==> flow/design.v <==
`timescale	1ns/1ps
module i2c_slave(
	reset_n,
	sda,
	scl,
	clock
	);
input		reset_n;	 
input		scl;
inout		sda;	
input		clock;		 
wire sda_en;
wire sda_in;
wire sda_out;
assign  sda_in = (!sda_en) ? sda  : 1'bz;
assign	sda    = sda_en ? sda_out : 1'bz;
i2c_slave_op	i2c_slave_op_inst(
			.reset_n(reset_n),
			.clock(clock),
			.sda_out(sda_out),
			.sda_in(sda_in),
			.sda_en(sda_en),
			.scl(scl)
                            );
endmodule
`timescale	1ns/1ps
module	i2c_slave_op(
		reset_n,
		clock,
		sda_out,
		sda_in,
		scl,
		sda_en,                      
		);
input		clock;   
input		reset_n;
input		sda_in;
input		scl;
output 		sda_en;
reg		   sda_en;
output 		sda_out;
reg 		reset_n1;
reg 		reset_n2;
reg 		scl_regi0; 
reg 		scl_regi;
reg 		sda_regi0;
reg 		sda_regi;
reg		start_bus_reg;
reg		stop_bus_reg; 
reg   [7:0]  receive_count; 
reg   [7:0]  send_count; 
reg	[7:0] 	data_reg0;  
reg	[7:0]	data_reg1; 
reg	[6:0]	addr_in_reg;
reg	[3:0]	main_state; 
reg	[2:0]	addr_in_state;
reg	[3:0]	data_in_state;
reg	[3:0]	data_out_state;
reg		sda_out1;		 
reg 		sda_out2;		 
reg		write_read;
reg	[1:0]	ack_state; 
reg		flag;
reg[7:0] data_in_reg [15:0];
assign sda_out = flag ? sda_out2 : sda_out1;
always@(posedge clock)
begin
	reset_n1 <= reset_n;
	reset_n2 <= reset_n1; 
end
always@(posedge clock or negedge reset_n2)
begin
      if(!reset_n2)
	begin
             scl_regi  <= 1'b0;
             sda_regi  <= 1'b0;
             scl_regi0 <= 1'b0;
             sda_regi0 <= 1'b0;
	end
      else
	begin
             scl_regi0 <= scl_regi;
             scl_regi  <= scl;
             sda_regi0 <= sda_regi;
             sda_regi  <= sda_in;
	end
end
always@(posedge clock or negedge reset_n2)
 begin
  if(!reset_n2)
     start_bus_reg <= 1'b0;
  else
     begin
       if({sda_regi0,sda_regi,sda_in}==3'b100 && {scl_regi0,scl_regi,scl}==3'b111)
            start_bus_reg <= 1'b1;
       else 
            start_bus_reg <= 1'b0;
     end
 end
always@(posedge clock or negedge reset_n2)
 begin
  if(!reset_n2)
     stop_bus_reg <= 1'b0;
  else
     begin
       if({sda_regi0,sda_regi,sda_in}==3'b011 && {scl_regi0,scl_regi,scl}==3'b111)
            stop_bus_reg <= 1'b1;
       else
            stop_bus_reg <= 1'b0;
     end
 end
parameter addr_in6   		= 3'h0;			 
parameter addr_in5   		= 3'h1;
parameter addr_in4   		= 3'h2;
parameter addr_in3   		= 3'h3;
parameter addr_in2   		= 3'h4;
parameter addr_in1   		= 3'h5;
parameter addr_in0   		= 3'h6;
parameter addr_end   		= 3'h7;
parameter   data_in7   		= 4'h0;
parameter   data_in6   		= 4'h1;
parameter   data_in5   		= 4'h2;
parameter   data_in4   		= 4'h3;
parameter   data_in3   		= 4'h4;
parameter   data_in2   		= 4'h5;
parameter   data_in1   		= 4'h6;
parameter   data_in0   		= 4'h7;
parameter   data_end   		= 4'h8;
 parameter   data_out7   		= 4'h0;
 parameter   data_out6   		= 4'h1;
 parameter   data_out5   		= 4'h2;
 parameter   data_out4   		= 4'h3;
 parameter   data_out3   		= 4'h4;
 parameter   data_out2   		= 4'h5;
 parameter   data_out1   		= 4'h6;
 parameter   data_out0   		= 4'h7;
 parameter   data_out_end  = 4'h8; 
parameter idle                       =4'h0;
parameter addr_read                  =4'h1;
parameter write_read_flag            =4'h2;
parameter addr_ack                   =4'h3;
parameter data_write	                =4'h4;
parameter data_in_ack                =4'h5;			 	 
parameter data_read                  =4'h6;
parameter data_out_ack               =4'h7;
parameter if_rep_start               =4'h8; 
always @(posedge clock or negedge reset_n2)begin
	if(!reset_n2)
	begin
		main_state <= idle;
		write_read <= 1'b0;
		receive_count <= 8'h0;
		send_count <= 8'h0;
	end
	else
	begin
		case (main_state)	
		idle:
		begin
			if(start_bus_reg)	 
			begin
				main_state	<= addr_read;							 
			end
			else					 
			begin
				main_state	<= idle;						     
			end									     					  
		end
		addr_read:	 
		begin				    
			if(addr_in_state==addr_end)
				main_state	 <= write_read_flag;
			else					        
				main_state	 <= addr_read;
		end	
		write_read_flag:	 
		begin
			if({scl_regi0,scl_regi,scl}==3'b011)
			begin
				write_read <= sda_in;   	                                                      
				main_state <= addr_ack;
			end	
			else
				main_state <= write_read_flag;			 
		end
		addr_ack:	 
		begin
			if({scl_regi0,scl_regi,scl}==3'b011)	
			begin
				if(sda_out1)	
					main_state <= idle;
				else
				begin
					if(write_read)	  
						main_state <= data_read;				       
					else		 
						main_state <= data_write;
				end
			end
			else
				main_state <= addr_ack;	
		end				
		data_write:	 
		begin						 
 			if(data_in_state == data_end)			
				main_state <= data_in_ack;
			else
				main_state <= data_write;						    					      
		end
		data_in_ack:	 
		begin	
			if({scl_regi0,scl_regi,scl}==3'b011)					
				main_state <= if_rep_start;
			else                  
				main_state <= data_in_ack;			
		end	
		data_read:	 
		begin
			if(data_out_state==data_out_end && {scl_regi0,scl_regi,scl}==3'b100)		              
			begin
				main_state <= data_out_ack;		             
			end                   
			else                  
			begin                 
				main_state <= data_read;			              
			end			            	           
		end
		data_out_ack:	 
		begin			             
			if({scl_regi0,scl_regi,scl}==3'b011)
				main_state <= if_rep_start;
			else                  
				main_state <= data_out_ack;
		end
		if_rep_start:	 
		begin
			if(stop_bus_reg)
				main_state <= idle;
			else if((receive_count < 8'd15) && (write_read == 1'b0)) 
			      begin
						main_state <= data_write;
						receive_count <= receive_count + 1'b1;
					end
			else if((send_count < 8'd15) && (write_read == 1'b1))
			      begin	            
						main_state <= data_read;	
						send_count <= send_count + 1'b1;
					end
			else
				main_state <= if_rep_start;
		end   
		default:	main_state <= idle;
		endcase 						 
	end 
end
always @(posedge clock or negedge reset_n2)  
begin
	if(!reset_n2)
	begin 
		ack_state <= 2'b00;
		sda_en    <= 1'b0;
		flag      <= 1'b0;
		sda_out1  <= 1'b0; 
	end
	else
	begin
		case(ack_state)
		2'b00:
		begin
			if(main_state==addr_ack && {scl_regi0,scl_regi,scl}==3'b100)     
			begin 
				if(addr_in_reg==7'b1111110)   
					sda_out1 <= 1'b0;
				else
					sda_out1 <= 1'b1; 
            flag      <= 1'b0;                               
				sda_en    <= 1'b1;
				ack_state <= 2'b11;
			end
			else if(main_state==data_in_ack && {scl_regi0,scl_regi,scl}==3'b100)
			begin
				sda_out1  <= 1'b0;   
				flag      <= 1'b0;    
				sda_en    <= 1'b1;
				ack_state <= 2'b01;
			end
			else if(main_state==data_read && {scl_regi0,scl_regi,scl}==3'b100)
			begin
				flag      <= 1'b1;
				sda_en    <= 1'b1;
				ack_state <= 2'b10;	
			end
			else
				sda_en<=1'b0;
			end
		2'b01:
		begin
			if({scl_regi0,scl_regi,scl}==3'b100)
			begin
				sda_en    <= 1'b0;
				ack_state <= 2'b00;
			end
			else
				ack_state <= 2'b01; 
		end
		2'b10:
		begin
			if(main_state==data_read)
				ack_state <= 2'b10;
			else
			begin 
				ack_state <= 2'b00;
				sda_en    <= 1'b0;  
				flag      <= 1'b0;
			end
		end
		2'b11:
		begin
			if(main_state==data_read && {scl_regi0,scl_regi,scl}==3'b100)
			begin
				flag      <= 1'b1;
				sda_en    <= 1'b1;
				ack_state <= 2'b10;
			end
			else if(main_state!=data_read && {scl_regi0,scl_regi,scl}==3'b100)
			begin 
				ack_state <= 2'b00;
				sda_en    <= 1'b0;  
			end
			else
				ack_state <= 2'b11;
		end  
		default:	ack_state <= 2'b00;         
		endcase				 
	end
 end
always @(posedge clock or negedge reset_n2)begin 
	if(!reset_n2)
	begin 
		addr_in_state <= addr_in6;
		addr_in_reg   <= 7'b0000000;
	end
	else if(main_state==addr_read)
	begin
		case(addr_in_state)	
		addr_in6:
		begin
			if({scl_regi0,scl_regi,scl}==3'b011)
			begin
				addr_in_state  <= addr_in5;
				addr_in_reg[6] <= sda_in;
			end
			else
				addr_in_state  <= addr_in6;
		end
		addr_in5:					 
		begin
			if({scl_regi0,scl_regi,scl}==3'b011)
			begin
				addr_in_state  <= addr_in4;
				addr_in_reg[5] <= sda_in;
			end
			else
				addr_in_state  <= addr_in5;
		end				
		addr_in4:
		begin
			if({scl_regi0,scl_regi,scl}==3'b011)
			begin
				addr_in_state  <= addr_in3;
				addr_in_reg[4] <= sda_in;
			end
			else
				addr_in_state  <= addr_in4;
		end				
		addr_in3:
		begin
			if({scl_regi0,scl_regi,scl}==3'b011)
			begin
				addr_in_state  <= addr_in2;
				addr_in_reg[3] <= sda_in;
			end
			else
				addr_in_state  <= addr_in3;
		end			
		addr_in2:
		begin
			if({scl_regi0,scl_regi,scl}==3'b011)
			begin
				addr_in_state  <= addr_in1;
				addr_in_reg[2] <= sda_in;
			end
			else
				addr_in_state  <= addr_in2;
		end				
		addr_in1:
		begin
			if({scl_regi0,scl_regi,scl}==3'b011)
			begin
				addr_in_state  <= addr_in0;
				addr_in_reg[1] <= sda_in;
			end
			else
				addr_in_state  <= addr_in1;
		end				
		addr_in0:
		begin
			if({scl_regi0,scl_regi,scl}==3'b011)
			begin
				addr_in_state  <= addr_end;
				addr_in_reg[0] <= sda_in;
			end
			else
				addr_in_state <= addr_in0;		    
		end
		addr_end:	addr_in_state <= addr_in6;
		default:	addr_in_state <= addr_in6;
		endcase
	end
	else
		addr_in_state  <= addr_in6;  
end
always @(posedge clock or negedge reset_n2)begin
	if(!reset_n2)
	begin
		data_in_state <= data_in7;
		data_in_reg[0]  <= 8'h0;
		data_in_reg[1]  <= 8'h0;
		data_in_reg[2]  <= 8'h0;
		data_in_reg[3]  <= 8'h0;
		data_in_reg[4]  <= 8'h0;
		data_in_reg[5]  <= 8'h0;
		data_in_reg[6]  <= 8'h0;
		data_in_reg[7]  <= 8'h0;
		data_in_reg[8]  <= 8'h0;
		data_in_reg[9]  <= 8'h0;
		data_in_reg[10]  <= 8'h0;
		data_in_reg[11]  <= 8'h0;
		data_in_reg[12]  <= 8'h0;
		data_in_reg[13]  <= 8'h0;
		data_in_reg[14]  <= 8'h0;
		data_in_reg[15]  <= 8'h0;
	end
	else
	begin
		if(main_state==data_write)
			case(data_in_state)	
			data_in7:
			begin	 
				if({scl_regi0,scl_regi,scl}==3'b011)          
				begin	
					data_in_reg[receive_count][7] <= sda_in; 				    
					data_in_state <= data_in6;                             
				end
				else
					data_in_state <= data_in7; 
			end	
			data_in6:
			begin	
				if({scl_regi0,scl_regi,scl}==3'b011)
				begin					     
					data_in_reg[receive_count][6] <= sda_in; 
					data_in_state <= data_in5;
				end
				else
					data_in_state <= data_in6; 
			end
			data_in5:
			begin	
				if({scl_regi0,scl_regi,scl}==3'b011)
				begin					     
					data_in_state <= data_in4;
					data_in_reg[receive_count][5] <= sda_in;
				end
				else
					data_in_state <= data_in5;     			
			end	
			data_in4:
			begin	
				if({scl_regi0,scl_regi,scl}==3'b011)  	
				begin				    
					data_in_state <= data_in3;
					data_in_reg[receive_count][4] <= sda_in;	
				end	
				else
					data_in_state <= data_in4;    	
			end
			data_in3: 
			begin	
				if({scl_regi0,scl_regi,scl}==3'b011)  
				begin					    
					data_in_state <= data_in2;
					data_in_reg[receive_count][3] <= sda_in;
				end	
				else
					data_in_state <= data_in3;  	
			end
			data_in2:			 
			begin		
				if({scl_regi0,scl_regi,scl}==3'b011)  
				begin				  
					data_in_reg[receive_count][2] <= sda_in;			
					data_in_state <= data_in1;
				end
				else
					data_in_state <= data_in2; 
			end
			data_in1:
			begin
				if({scl_regi0,scl_regi,scl}==3'b011)   
				begin
					data_in_state <= data_in0;
					data_in_reg[receive_count][1] <= sda_in;
				end	
				else
					data_in_state <= data_in1;   		
			end
			data_in0:
			begin
				if({scl_regi0,scl_regi,scl}==3'b011) 
				begin
					data_in_state <= data_end;
					data_in_reg[receive_count][0] <= sda_in;
				end	
				else
					data_in_state <= data_in0;   						    
			end 
			data_end:
			begin
				data_in_state <= data_in7;
			end
			default: data_in_state <= data_in7;
			endcase
		else
			data_in_state <= data_in7;     
	end
end
always@(posedge clock or negedge reset_n2)begin  
	if(!reset_n2)
	begin
		data_out_state <= data_out7;
		sda_out2       <= 1'b0;   
	end
	else
	begin   
		case(data_out_state)
		data_out7:
		begin			                    
			if(main_state==data_read&&{scl_regi0,scl_regi,scl}==3'b100)
			begin		                          
				sda_out2 <= data_in_reg[send_count][7];
				data_out_state   <= data_out6;					                         
			end                         
			else                        
			begin                       
				data_out_state   <= data_out7; 
			end  
		end 
		data_out6:
		begin
			if({scl_regi0,scl_regi,scl}==3'b100)
			begin
				data_out_state   <= data_out5;                            
				sda_out2 <= data_in_reg[send_count][6];           
			end                         
			else                        
				data_out_state   <= data_out6;		
		end
		data_out5:
		begin
			if({scl_regi0,scl_regi,scl}==3'b100)
			begin
				data_out_state   <= data_out4;		                          
				sda_out2 <= data_in_reg[send_count][5];		 
			end                         
			else                        
				data_out_state   <= data_out5; 
		end
		data_out4:
		begin
			if({scl_regi0,scl_regi,scl}==3'b100)
			begin
				data_out_state   <= data_out3;			                          
				sda_out2 <= data_in_reg[send_count][4];            
			end	                    
			else                        
				data_out_state   <= data_out4; 		
		end
		data_out3:
		begin
			if({scl_regi0,scl_regi,scl}==3'b100)
			begin
				data_out_state   <= data_out2;		                          
				sda_out2 <= data_in_reg[send_count][3];            
			end	                    
			else                        
				data_out_state   <= data_out3; 		
		end
		data_out2:
		begin
			if({scl_regi0,scl_regi,scl}==3'b100) 
			begin
				data_out_state   <= data_out1;			                          
				sda_out2 <= data_in_reg[send_count][2];				           
			end                         
			else                        
				data_out_state   <= data_out2; 			
		end
		data_out1:
		begin
			if({scl_regi0,scl_regi,scl}==3'b100)
			begin
				data_out_state   <= data_out0;		                          
				sda_out2 <= data_in_reg[send_count][1];
			end	
			else
				data_out_state   <=data_out1; 	
		end
		data_out0:
		begin
			if({scl_regi0,scl_regi,scl}==3'b100)
			begin  
				data_out_state   <= data_out_end;
				sda_out2 <= data_in_reg[send_count][0];
			end
			else
				data_out_state   <= data_out0;		
		end
		data_out_end:
		begin
			if({scl_regi0,scl_regi,scl}==3'b100)
				data_out_state <= data_out7;
			else                      
				data_out_state <= data_out_end; 
		end                               
		default:	data_out_state <= data_out7;
		endcase	     
	end
 end
endmodule
# From RTL to reports: i2c_slave
# The steps from the RTL of i2c_slave to its reports follow in flow order.
# Lines are those of the file above, counted from 1.
# Library cell names are shortened.
# A cell with - has no value.
# inputs
top_module	i2c_slave
clk_port	clock
library	sky130hd
corner	tt_025C_1v80

# Word level
# Yosys after proc, flatten, opt, wreduce and memory -nomap, before mapping. Print and check cells are not counted.
# word_totals
register_bits	181
input_bits	3
out_inout_bits	1
wordCells	487
# classes
n_addsub	2
n_cmp	2
eq_ne	83
mux	79
logic	3
reduce_logical	163
# ops
op	count
AND reduction 4 bit	130
case mux 8 bit (select 16 bit)	1
== test 4 x 3 -> 1 bit with constant B	20
== test 4 bit with constant B	19
case mux 4 bit (select 9 bit)	2
two-way mux 1 bit	42
== test 4 x 2 -> 1 bit with constant B	10
two-way mux 4 bit	10
case mux 4 bit (select 8 bit)	1
two-way mux 2 bit	14
AND reduction 3 bit	8
case mux 3 bit (select 8 bit)	1
== test 3 bit with constant B	7
== test 4 x 1 -> 1 bit with constant B	5
zero test 4 bit	5
!= test 2 x 1 -> 1 bit with constant B	9
adder 8 x 1 -> 8 bit with constant B	2
less-than comparator 8 x 4 -> 1 bit with constant B	2
== test 3 x 2 -> 1 bit with constant B	4
two-way mux 3 bit	4
logical AND 1 bit	9
AND reduction 9 bit	1
AND reduction 2 bit	4
nonzero test 8 bit	1
case mux 2 bit (select 4 bit)	1
case mux 1 bit (select 8 bit)	1
== test 7 bit with constant B	1
== test 2 bit with constant B	2
# Not listed: further kinds 14, cells in them 16.

# Logic depth
# Yosys ltp: most cells in a row. Word level: on the elaborated netlist, between registers, memories and ports. Mapped: between sequential cells and ports; inverters and the memories' decode and read muxes count.
# logic_depth
depth_word	6
abc_area	0
depth_mapped	10
ltp_nobuf	8

# Synthesis result
# Source: synth_stat.txt of the flow (Yosys; design flattened, memories mapped). It holds for the ABC_AREA given above (unset counts as 0); a run with the other value may have another netlist.
# mapped
stdcells	920
yosys_area_um2	9098.7
sequential_area_um2	5051.1
flip_flops	202
n_buf	105
# types
type	count	area_total_um2
dfrtp_1	195	4879.68
a31oi_1	108	675.648
a21oi_1	128	640.614
nand2_1	95	356.592
clkbuf_1	72	270.259
o21ai_0	52	260.25
o31ai_1	32	240.23
a22oi_1	18	135.13
and2_1	21	131.376
dfstp_2	5	131.376
buf_2	26	130.125
a222oi_1	12	120.115
ha_1	8	100.096
nor2_1	22	82.579
mux2i_1	6	60.058
nand3_1	12	60.058
xnor2_1	6	52.55
a221oi_1	5	43.792
# Not listed: further types 43, cells in them 97.
# By module: a second synthesis without flattening, with its own total; a netlist apart from the flattened one above.
# unflattened
hier_cells	916
area_unflattened_um2	9670.5
# Each row is one instance without its submodules.
# modules
module	instances	cells	area_um2	mod_seq_area_um2
i2c_slave_op	1	916	9670.5	5076.1
i2c_slave	1	0	0.0	0.0

# Path before layout
# Source: OpenSTA report_checks on the synthesized netlist (no wires, ideal clock, input and output delay 20% of the period each), path of least setup slack; recovery checks are left aside. Register names are those of the netlist, which keeps one name where synthesis merged equal registers.
# synth_path
path_type	register to register
start	register i2c_slave_op_inst.send_count[0]
end	register i2c_slave_op_inst.sda_out2
period_ns	2.79
setup_ns	0.133
t_first_pin_ns	0.000
arrival_time_ns	2.087
t_required_ns	2.657
path_slack_ns	0.569
delay_ns	2.220
driving_pins	10
n_path_buf	1
period_less_setup_slack_ns	2.221
# "delay_ns" is the arrival time less input delay plus setup time.
# "driving_pins" counts driving pins, that of a launching flip-flop among them; a cell with two outputs on the path counts twice.
# "period_less_setup_slack_ns" = period - worst setup slack (recovery checks aside). The figure is calculated, with input and output delays left at 20% of the set period.
# The rows between start and end are the longest chain of elaborated cells between them; the timing report does not say that the signal goes this way. Where chains are equally long, one stands for them.
# A line is the first line of the expression or statement that the cell stems from. Yosys adds cells for indexed reads and writes and turns some case tables into memories.
# At most two assigning lines are given for a register; there are more.
# synth_via
cell_sequence	dfrtp_1 > inv_1 > ha_1 > or3_4 > or3_1 > buf_2 > o21ai_2 > a21oi_1 > a2111oi_2 > a31oi_1
elab_chain_len	4
cone_cells	26
classes_between	eq/ne (15); mux (10); reduce/logical (1)
# synth_lines
item	line_no	source
start, declared	51	reg   [7:0]  send_count;
start, assigned	153	send_count <= 8'h0;
start, assigned	247	send_count <= send_count + 1'b1;
== test 4 bit	624	sda_out2 <= data_in_reg[send_count][0];
case mux 8 bit (select 16 bit)	624
two-way mux 1 bit	621	if({scl_regi0,scl_regi,scl}==3'b100)
case mux 1 bit (select 8 bit)	546	case(data_out_state)
end, assigned	551	sda_out2 <= data_in_reg[send_count][7];
end, assigned	564	sda_out2 <= data_in_reg[send_count][6];
end, declared	60	reg sda_out2;

# Worst path after layout
# From the final timing report of record 1: the path of least setup slack in the routed layout; clock arrival at registers is part of the times.
# layout_path
path_type	register to register
start	register i2c_slave_op_inst.send_count[1]
end	register i2c_slave_op_inst.sda_out2
period_ns	1.8
setup_ns	0.13
t_first_pin_ns	0.52
arrival_time_ns	2.65
t_required_ns	2.19
path_slack_ns	-0.46
driving_pins	12
n_path_buf	3
# The rows between start and end are the longest chain of elaborated cells between them; the timing report does not say that the signal goes this way. Where chains are equally long, one stands for them.
# At most two assigning lines are given for a register; there are more.
# layout_via
cell_sequence	dfrtp_2 > inv_2 > ha_4 > buf_4 > buf_4 > buf_4 > a22oi_1 > nand4_1 > o211ai_1 > a21oi_2 > a2111oi_4 > a31oi_1
elab_chain_len	4
cone_cells	26
classes_between	eq/ne (15); mux (10); reduce/logical (1)
# layout_lines
item	line_no	source
start, declared	51	reg   [7:0]  send_count;
start, assigned	153	send_count <= 8'h0;
start, assigned	247	send_count <= send_count + 1'b1;
== test 4 bit	624	sda_out2 <= data_in_reg[send_count][0];
case mux 8 bit (select 16 bit)	624
two-way mux 1 bit	621	if({scl_regi0,scl_regi,scl}==3'b100)
case mux 1 bit (select 8 bit)	546	case(data_out_state)
end, assigned	551	sda_out2 <= data_in_reg[send_count][7];
end, assigned	564	sda_out2 <= data_in_reg[send_count][6];
end, declared	60	reg sda_out2;

# Record of 2 stored runs of the RTL-to-layout flow on i2c_slave, platform sky130hd. The runs are unordered. Constraints: input delay and output delay 20% of the set period each, output load 0.01 pF.
# "clock_period_reached_ns" = clock period - worst setup slack. The figure is calculated, with input and output delays left at 20% of the set period.
# "worst_path_ns" is the time allowed to the run's worst setup path (the clock period less input and output delay, where it has them) less its slack. Clock arrival times count: a late capture clock shortens it, a late launch clock lengthens it.
# By "power.total_w" is meant OpenSTA's value without simulated activity: inputs other than the clock are taken to toggle once in ten clock periods, and the tool carries that through the logic.
# Among the settings, n/a means not set for that run.
# Among the results, n/a means that no value is shown for the run.
run	period_ns	CAP_MARGIN	CORE_MARGIN	CORE_UTILIZATION	SLEW_MARGIN	SETUP_SLACK_MARGIN	PLACE_DENSITY	CELL_PAD_IN_SITES_GLOBAL_PLACEMENT	CELL_PAD_IN_SITES_DETAIL_PLACEMENT	MIN_ROUTING_LAYER	ws_setup_ns	tns_setup_ns	worst_path_ns	timing.worst_path_kind	clock_period_reached_ns	dieArea_um2	power.total_w	final_util_frac	finalCellArea_um2	post_synth_area_um2
record 1	1.8	20	2	40	20	n/a	n/a	n/a	n/a	n/a	-0.458	-0.766	2.26	register to register	2.258	23969.2	0.010772	0.501	11275.8	9098.7
record 2	2.52	20	3	71	10	-0.11	0.45	3	0	met2	n/a	n/a	n/a	n/a	n/a	n/a	n/a	n/a	n/a	n/a
# Record 2: unfinished; error GPL-0301 in placement
